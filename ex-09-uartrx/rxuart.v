==> flow/design.v <==
`default_nettype	none
module rxuart(i_clk, i_uart_rx, o_wr, o_data
	);
	parameter  [15:0]	CLOCKS_PER_BAUD = 868;
	localparam	[3:0]	IDLE      = 4'h0;
	localparam	[3:0]	BIT_ZERO  = 4'h1;
	localparam	[3:0]	STOP_BIT  = 4'h9;
	input	wire		i_clk;
	input	wire		i_uart_rx;
	output	reg		o_wr;
	output	reg	[7:0]	o_data;
	reg	[3:0]		state;
	reg	[15:0]		baud_counter;
	reg			zero_baud_counter;
	reg		ck_uart;
	reg		q_uart;
	initial	{ ck_uart, q_uart } = -1;
	always @(posedge i_clk)
		{ ck_uart, q_uart } <= { q_uart, i_uart_rx };
	initial	state = IDLE;
	initial	baud_counter = 0;
	always @(posedge i_clk)
	if (state == IDLE)
	begin
		state <= IDLE;
		baud_counter <= 0;
		if (!ck_uart)
		begin
			state <= BIT_ZERO;
			baud_counter <= CLOCKS_PER_BAUD+CLOCKS_PER_BAUD/2-1'b1;
		end
	end else if (zero_baud_counter)
	begin
		state <= state + 1;
		baud_counter <= CLOCKS_PER_BAUD-1'b1;
		if (state == STOP_BIT)
		begin
			state <= IDLE;
			baud_counter <= 0;
		end
	end else
		baud_counter <= baud_counter - 1'b1;
	always @(*)
		zero_baud_counter = (baud_counter == 0);
	always @(posedge i_clk)
	if ((zero_baud_counter)&&(state != STOP_BIT))
		o_data <= { ck_uart, o_data[7:1] };
	initial	o_wr = 1'b0;
	always @(posedge i_clk)
		o_wr <= ((zero_baud_counter)&&(state == STOP_BIT));
endmodule
# Tool chain data of rxuart
# The steps from the RTL of rxuart to its reports follow in flow order.
# Lines are those of the file above, counted from 1.
# Not given: --
# design
top_module	rxuart
clock	i_clk
cell_library	sky130hd
lib_corner	tt_025C_1v80

# Word-level counts
# Source: Yosys, flattened and elaborated, memories not mapped. Widths are those after wreduce. Registers that Yosys merges into a memory's read port (data or address) are not register bits. Print and check cells do not count. Equal cells are merged and count once.
# op_classes
addsub	2
eq_ne	2
n_mux	8
n_reduce_logical	5
# ops
op	n
16-bit two-way mux	2
16-bit by 1-bit subtractor with 16-bit output (second input constant)	1
16-bit logical NOT	1
4-bit two-way mux	3
11-bit two-way mux	1
10-bit two-way mux	1
4-bit by 1-bit adder with 4-bit output (second input constant)	1
4-bit equality test (second input constant)	1
4-bit inequality test (second input constant)	1
4-bit logical NOT	1
1-bit logical AND	2
2-bit nonzero test	1
1-bit two-way mux	1
# word_totals
register_bits	31
in_bits	2
output_inout_bits	9
elab_cells	23

# Longest topological paths
# Depth = most cells in a row (Yosys ltp): at word level without a register or memory, in the mapped netlist without a sequential cell, where the memories' decode and read muxes count.
# depth
depth_word	4
abc_area	0
ltp_mapped	7
mapped_depth_nobuf	6

# Synthesis result
# The flow's flattened synthesis, as Yosys stat reports it; memories are mapped. The netlist is that of the ABC_AREA named above (0 if unset); the other value can give another one.
# The area totals of this step are shown rounded.
# by_type
cell	n	type_area_um2
sky130_fd_sc_hd__dfxtp_1	19	380.365
sky130_fd_sc_hd__edfxtp_1	12	360.346
sky130_fd_sc_hd__xnor2_1	13	113.859
sky130_fd_sc_hd__nor4_2	3	37.536
sky130_fd_sc_hd__a21oi_1	6	30.029
sky130_fd_sc_hd__nor2_1	7	26.275
sky130_fd_sc_hd__or4_4	2	22.522
sky130_fd_sc_hd__nor4_4	1	21.27
sky130_fd_sc_hd__nor3_1	4	20.019
sky130_fd_sc_hd__nor3_2	2	20.019
sky130_fd_sc_hd__nand2b_1	3	18.768
sky130_fd_sc_hd__nor2_2	3	18.768
sky130_fd_sc_hd__nor4_1	3	18.768
sky130_fd_sc_hd__or3b_2	2	17.517
sky130_fd_sc_hd__inv_1	4	15.014
sky130_fd_sc_hd__nand2_1	4	15.014
sky130_fd_sc_hd__o21ai_1	3	15.014
sky130_fd_sc_hd__ha_1	1	12.512
# Other cell types: 17; their cells: 21.
# mapped
mapped_cells	113
mapped_area_um2	1300
seqArea_um2	740
ff_cells	31
buf_cells	3

# Worst setup path after synthesis
# Path of least setup slack by OpenSTA after synthesis, without wires, with an ideal clock, recovery checks aside; 20% of the period is set as input and as output delay. Where synthesis merged equal registers, the netlist keeps one of their names.
# synth_timing
path_kind	reg-to-reg
from	register baud_counter[0]
to	register o_data[0]
tclk_ps	2570
setup_time_ps	373
t_first_pin_ps	0
arrival_time_ps	1526
required_ps	2197
setup_slack_ps	671
path_delay_ps	1899
driving_pins	6
path_buffers	0
synth_period_reached_ps	1899
# "path_delay_ps" is the arrival time less input delay plus setup time.
# "driving_pins": output pins that drive a net of the path, with the launching flip-flop's if there is one; two outputs of one cell count as two.
# "synth_period_reached_ps" = period - worst setup slack (recovery checks aside). The figure is calculated, with input and output delays left at 20% of the set period.
# The rows between start and end are the longest chain of elaborated cells between them; the timing report does not say that the signal goes this way. Where chains are equally long, one stands for them.
# Each line given opens the expression or statement behind the cell; cells for indexed reads and writes are added by Yosys, which also makes memories of some case tables.
# At most two assigning lines are given for a register; there are more.
# synth_between
cell_sequence	sky130_fd_sc_hd__dfxtp_1 > sky130_fd_sc_hd__inv_1 > sky130_fd_sc_hd__ha_1 > sky130_fd_sc_hd__nor4b_1 > sky130_fd_sc_hd__nand4_1 > sky130_fd_sc_hd__nor2b_1
elab_chain_cells	2
cells_between	2
cone_lines	2
classes_between	reduce/logical (2)
# synth_rtl
element	line	source
from (decl)	13	reg [15:0] baud_counter;
from (assign)	30	baud_counter <= CLOCKS_PER_BAUD+CLOCKS_PER_BAUD/2-1'b1;
from (assign)	35	baud_counter <= CLOCKS_PER_BAUD-1'b1;
16-bit logical NOT	44	zero_baud_counter = (baud_counter == 0);
1-bit logical AND	46	if ((zero_baud_counter)&&(state != STOP_BIT))
to (assign)	47	o_data <= { ck_uart, o_data[7:1] };
to (decl)	11	output reg [7:0] o_data;

# Path in the finished layout
# Path of least setup slack in the final report of flow run 1 (OpenROAD, finished layout, wires in). Where an end is a register, its clock arrival counts in the times.
# The report prints the path's times to 10 ps; the period is as set.
# layout_timing
path_kind	reg-to-reg
from	register baud_counter[0]
to	register o_data[2]
tclk_ps	3440
setup_time_ps	360
t_first_pin_ps	280
arrival_time_ps	2180
required_ps	3360
setup_slack_ps	1180
driving_pins	6
path_buffers	0
# The rows between start and end are the longest chain of elaborated cells between them; the timing report does not say that the signal goes this way. Where chains are equally long, one stands for them.
# At most two assigning lines are given for a register; there are more.
# layout_between
cell_sequence	sky130_fd_sc_hd__dfxtp_1 > sky130_fd_sc_hd__inv_1 > sky130_fd_sc_hd__ha_1 > sky130_fd_sc_hd__nor4b_1 > sky130_fd_sc_hd__nand4_1 > sky130_fd_sc_hd__nor2b_1
elab_chain_cells	2
cells_between	2
cone_lines	2
classes_between	reduce/logical (2)
# layout_rtl
element	line	source
from (decl)	13	reg [15:0] baud_counter;
from (assign)	30	baud_counter <= CLOCKS_PER_BAUD+CLOCKS_PER_BAUD/2-1'b1;
from (assign)	35	baud_counter <= CLOCKS_PER_BAUD-1'b1;
16-bit logical NOT	44	zero_baud_counter = (baud_counter == 0);
1-bit logical AND	46	if ((zero_baud_counter)&&(state != STOP_BIT))
to (assign)	47	o_data <= { ck_uart, o_data[7:1] };
to (decl)	11	output reg [7:0] o_data;

# Stored flow runs of rxuart (2 of them; Yosys, OpenROAD, sky130hd). They differ in their settings and are not a sequence. Constraints: input delay and output delay 20% of the set period each, output load 0.01 pF.
# "period_less_ws_ps" = clock period - worst setup slack. The figure is calculated, with input and output delays left at 20% of the set period.
# "worst_path_time_ps" means the part of the period allowed to the worst setup path (the constraints hold back 20% at inputs and 20% at outputs) less its slack; where the path has registers, the arrival times of their clocks count too.
# By "design_power_mw" is meant OpenSTA's value without simulated activity: inputs other than the clock are taken to toggle once in ten clock periods, and the tool carries that through the logic.
# "worst_path_time_ps" is known to 10 ps.
# The measured numbers are rounded.
# A setting shown as - is not set for that run.
run	period_ns	CORE_UTILIZATION	PLACE_DENSITY_LB_ADDON	CORE_ASPECT_RATIO	GPL_TIMING_DRIVEN	GPL_ROUTABILITY_DRIVEN	CTS_CLUSTER_SIZE	CAP_MARGIN	CORE_MARGIN	SLEW_MARGIN	CELL_PAD_IN_SITES_GLOBAL_PLACEMENT	ABC_AREA	post_route_util_frac	setup_worst_slack_ps	timing.setup.tns_ps	final_cell_area_um2	worst_path_time_ps	critical_path_kind	yosys.chip_area_um2	design_power_mw	hold_ws_ps	period_less_ws_ps	die_um2
flow run 1	3.44	26	0.19	0.83	0	1	52	5	2	20	-	-	0.33	1200	0	1600	2260	reg-to-reg	1300	0.67	340	2262	5600
flow run 2	1.23	16	0.18	-	-	-	-	20	2	35	0	1	0.27	-140	-3000	2300	1370	reg-to-reg	1400	2.1	330	1370	9600
